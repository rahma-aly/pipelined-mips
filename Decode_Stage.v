==> flow/design.v <==
module Adder(
input      [31:0] A,
input      [31:0] B,
output reg [31:0] Output
);
always@(*)
begin
    Output = A + B;
end
endmodule : Adder
module Decode_Stage (
    input               RegWriteD,  
    input               CLKD,RST_nD,
    input               BranchD,
    input       [31:0]  InstrD,
    input       [31:0]  ALUOutD,  
    input       [31:0]  PCPlus4D,
    input       [4:0]   WriteRegD,  
    input       [31:0]  ResultD,  
    input               ForwardAD,ForwardBD,
    output      [31:0]  RD1D,RD2D,
    output      [31:0]  PCBranchD,PCJumpD,
    output      [31:0]  SignImmD,
    output      [4:0]   RsD,RtD,RdD,
    output              PCSrcD
);
wire [31:0] MUX1_OUT,MUX2_OUT;
wire [31:0] Shifter_output;
wire        EqualD;
wire [31:0] PCJumpD_int;
assign PCSrcD  = BranchD & EqualD;
assign RsD     = InstrD[25:21];
assign RtD     = InstrD[20:16];
assign RdD     = InstrD[15:11];
assign PCJumpD = {PCPlus4D[31:28],InstrD[25:0],2'b00};
Reg_File R1 (
    .A1(InstrD[25:21]),
    .A2(InstrD[20:16]),
    .A3(WriteRegD),
    .WE3(RegWriteD),
    .CLK(CLKD),
    .RST_n(RST_nD),
    .WD3(ResultD),
    .RD1(RD1D),
    .RD2(RD2D)
);
MUX M1 (
    .A(ALUOutD),
    .B(RD1D),
    .C(MUX1_OUT),
    .SEL(ForwardAD)
);
MUX M2 (
    .A(ALUOutD),
    .B(RD2D),
    .C(MUX2_OUT),
    .SEL(ForwardBD)
);
Equality E1 (
    .In1(MUX1_OUT),
    .In2(MUX2_OUT),
    .Out(EqualD)
);
Sign_extend S1 (
    .Instr(InstrD[15:0]),
    .SignImm(SignImmD)
);
Shifter S11 (
    .Shift_in(SignImmD),
    .Shift_out(Shifter_output)
);
Adder A1 (
    .A(PCPlus4D),
    .B(Shifter_output),
    .Output(PCBranchD)
);
Shifter #(.width(26)) S2
(
    .Shift_in(InstrD[25:0]),
    .Shift_out(PCJumpD_int)
);
endmodule
module Equality (
    input       [31:0]  In1,In2,
    output  reg         Out
);
always @(*)
begin
    Out = (In1==In2)?1:0;
end
endmodule
module MUX #( parameter  width = 32)(
input   wire    [width - 1:0]  A,  
input   wire    [width - 1:0]  B,  
input   wire                   SEL,
output  reg     [width - 1:0]  C
);
always@(*)
begin
    if(SEL)
        C = A;
    else
        C = B;    
end
endmodule
module Reg_File
#(
    parameter Width = 32,
    parameter depth = 32,
    parameter Address_Width = 5 )
( 
input      [Address_Width-1:0]   A1,A2,A3,  
input                            WE3,  
input                            CLK,RST_n,  
input      [Width-1:0]           WD3,  
output reg [Width-1:0]           RD1,RD2  
);
reg [Width-1:0] Register_File [0:depth-1];  
integer Counter;
always @(*)
begin
        RD1=Register_File[A1];  
        RD2=Register_File[A2];
end
always @(negedge CLK or negedge RST_n)
begin
    if (~RST_n)
        begin
            for(Counter=0;Counter<32;Counter=Counter+1)
                begin
                    Register_File[Counter]<={(Width) {1'b0}};  
                end
        end
    else if (WE3)
                begin
                    Register_File[A3]<=WD3;  
                end
end
endmodule 
module Shifter #(parameter width=32 )
(
input       [width-1:0]  Shift_in,
output reg  [31:0]       Shift_out
);
always @(*)
    begin
        Shift_out = Shift_in<<2;
    end
endmodule
module Sign_extend(
input        [15:0]   Instr,
output reg   [31:0]   SignImm
);
always@(*)
    begin
        SignImm={{16 {Instr[15]}},Instr};
    end
endmodule
---- Tool chain data of Decode_Stage ----
The steps from the RTL of Decode_Stage to its reports follow in flow order.
Line numbers count from 1 in the design file above.
Not given: n/a
set-up
  design top .............................. Decode_Stage
  clock port .............................. CLKD
  standard-cell library ................... sky130hd
  timing corner ........................... tt_025C_1v80

---- Elaborated design ----
Yosys after proc, flatten, opt, wreduce and memory -nomap, before mapping. Enables and synchronous resets that opt folds into registers are not counted as muxes. Print and check cells are not counted. Equal cells are merged and count once.
storage and ports
  register bits after elaboration ......... 1024
  latch bits .............................. 0
  bits in writable memories ............... 0
  bits in read-only memories .............. 0
  clocked read ports x word width ......... 0
  memory cells ............................ 0
  input bits .............................. 139
  output and inout bits ................... 176
  elaborated cells ........................ 168
cells by class
  add/sub/neg operators ................... 1
  multipliers ............................. 0
  divide/modulo/power cells ............... 0
  order comparisons ....................... 0
  equality and inequality tests ........... 94
  shifts and indexed selects .............. 0
  mux-type cells .......................... 5
  bitwise operators ....................... 1
  reduce/logical cells .................... 35
operators by type and width
  cell                                    count
  case mux 32 bit (select 32 bit)         2
  == test 5 bit with constant B           48
  == test 5 x 4 -> 1 bit with constant B  24
  AND reduction 2 bit                     32
  2-to-1 mux 32 bit                       2
  == test 5 x 3 -> 1 bit with constant B  12
  adder 32 bit                            1
  == test 32 bit                          1
  == test 5 x 2 -> 1 bit with constant B  6
  == test 5 x 1 -> 1 bit with constant B  3
  logical NOT 5 bit                       3
  bitwise AND 1 bit                       1
  2-to-1 mux 1 bit                        1

---- Logic depth ----
Depth = most cells in a row (Yosys ltp): at word level without a register or memory, in the mapped netlist without a sequential cell, where the memories' decode and read muxes count.
logic depth
  depth after elaboration ................. 6
  ABC_AREA ................................ 0
  mapped depth ............................ 16
  depth with buffers taken out ............ 14

---- Mapped cells and area ----
Yosys stat after the flow's synthesis: flattened, memories mapped to cells. It holds for the ABC_AREA given above (unset counts as 0); a run with the other value may have another netlist.
cells by type
  cell type                   count  area in all (um^2)
  sky130_fd_sc_hd__dfrtn_1    1024   2.56E+04
  sky130_fd_sc_hd__mux2_2     1027   1.16E+04
  sky130_fd_sc_hd__a22oi_1    470    3.53E+03
  sky130_fd_sc_hd__nand3_1    511    2.56E+03
  sky130_fd_sc_hd__and3_1     199    1.24E+03
  sky130_fd_sc_hd__nand4_1    182    1.14E+03
  sky130_fd_sc_hd__clkbuf_1   298    1.12E+03
  sky130_fd_sc_hd__buf_4      87     653.126
  sky130_fd_sc_hd__nor2_1     169    634.358
  sky130_fd_sc_hd__nand2_1    167    626.851
  sky130_fd_sc_hd__buf_2      120    600.576
  sky130_fd_sc_hd__xnor2_1    55     481.712
  sky130_fd_sc_hd__a22o_1     52     455.437
  sky130_fd_sc_hd__a2111oi_0  50     437.92
  sky130_fd_sc_hd__nor4_1     63     394.128
  sky130_fd_sc_hd__ha_1       29     362.848
  sky130_fd_sc_hd__a21oi_1    69     345.331
  sky130_fd_sc_hd__a221oi_1   38     332.819
Not listed: further types 70, cells in them 579.
mapped netlist
  mapped cells ............................ 5189
  mapped area ............................. 56246.4 um^2
  sequential part of the area ............. 25624.6 um^2
  flip-flops .............................. 1024
  buffer cells ............................ 579
The figures by module come from a second, unflattened synthesis with its own total; it is not the netlist above.
unflattened totals
  cells (unflattened synthesis) ........... 4844
  area (unflattened synthesis) ............ 55826.0 um^2
Rows give one instance, submodules left out.
by module
  module        instances  cells  area (um^2)  sequential area (um^2)
  Reg_File      1          4394   51942.3      25624.6
  Adder         1          221    1601.5       0.0
  MUX           2          36     544.3        0.0
  Decode_Stage  1          49     362.8        0.0
  Equality      1          43     346.6        0.0
  Shifter       1          33     244.0        0.0
  Sign_extend   1          32     240.2        0.0

Subject: flow runs of Decode_Stage

Hi,

Measured data: module Decode_Stage, platform sky130hd, 2 stored runs of the flow under differing settings, order arbitrary. Input and output delays are each 20% of the period that was set; the output load is 0.01 pF.
"total power of the final layout" rests on the timing tool's default activity at the inputs, not on a simulated workload.

======== entry A ========
==> flow/run.sh <==
#!/bin/bash
# the make line also repeats the synthesis and layout settings of config.mk as NAME=value (left out here)
make -C /OpenROAD-flow-scripts/flow DESIGN_CONFIG=/design/flow/config.mk WORK_HOME=/design/flow/orfs CLKGATE_MAP_FILE= finish
==> flow/config.mk <==
export PLATFORM = sky130hd
export DESIGN_NAME = Decode_Stage
export DESIGN_NICKNAME = Decode_Stage
export VERILOG_FILES = /design/flow/design.v
export SDC_FILE = /design/flow/constraint.sdc
export NUM_CORES = 4
export LEC_CHECK = 0
export ABC_AREA = 0
export CAP_MARGIN = 5
export CELL_PAD_IN_SITES_GLOBAL_PLACEMENT = 3
export CORE_MARGIN = 2
export CORE_UTILIZATION = 54
export PLACE_DENSITY_LB_ADDON = 0.02
export SETUP_SLACK_MARGIN = 1.76
export SLEW_MARGIN = 20
==> flow/constraint.sdc <==
create_clock -name core_clock -period 6.63 [get_ports {CLKD}]
set_input_delay 1.3260 -clock core_clock [delete_from_list [all_inputs] [get_ports {CLKD}]]
set_output_delay 1.3260 -clock core_clock [all_outputs]
set_load 0.01 [all_outputs]

-------- entry A --------
  stopped before the end: placement reported FLW-0024

======== entry B ========
==> flow/run.sh <==
#!/bin/bash
# the make line also repeats the synthesis and layout settings of config.mk as NAME=value (left out here)
make -C /OpenROAD-flow-scripts/flow DESIGN_CONFIG=/design/flow/config.mk WORK_HOME=/design/flow/orfs CLKGATE_MAP_FILE= finish
==> flow/config.mk <==
export PLATFORM = sky130hd
export DESIGN_NAME = Decode_Stage
export DESIGN_NICKNAME = Decode_Stage
export VERILOG_FILES = /design/flow/design.v
export SDC_FILE = /design/flow/constraint.sdc
export NUM_CORES = 4
export LEC_CHECK = 0
export CAP_MARGIN = 20
export CORE_MARGIN = 2
export CORE_UTILIZATION = 40
export SLEW_MARGIN = 20
==> flow/constraint.sdc <==
create_clock -name core_clock -period 11.8 [get_ports {CLKD}]
set_input_delay 2.3600 -clock core_clock [delete_from_list [all_inputs] [get_ports {CLKD}]]
set_output_delay 2.3600 -clock core_clock [all_outputs]
set_load 0.01 [all_outputs]

-------- measured, entry B --------
  area of the synthesized netlist ......... 56246.4 um^2
  total die area .......................... 143633.0 um^2
  standard-cell area of the final layout .. 67449.7 um^2
  utilization after layout ................ 48.3 %
  worst setup slack after layout .......... -533 ps
  final setup TNS ......................... -533 ps
  smallest hold slack ..................... 456 ps
  total power of the final layout ......... 10844 µW

Regards
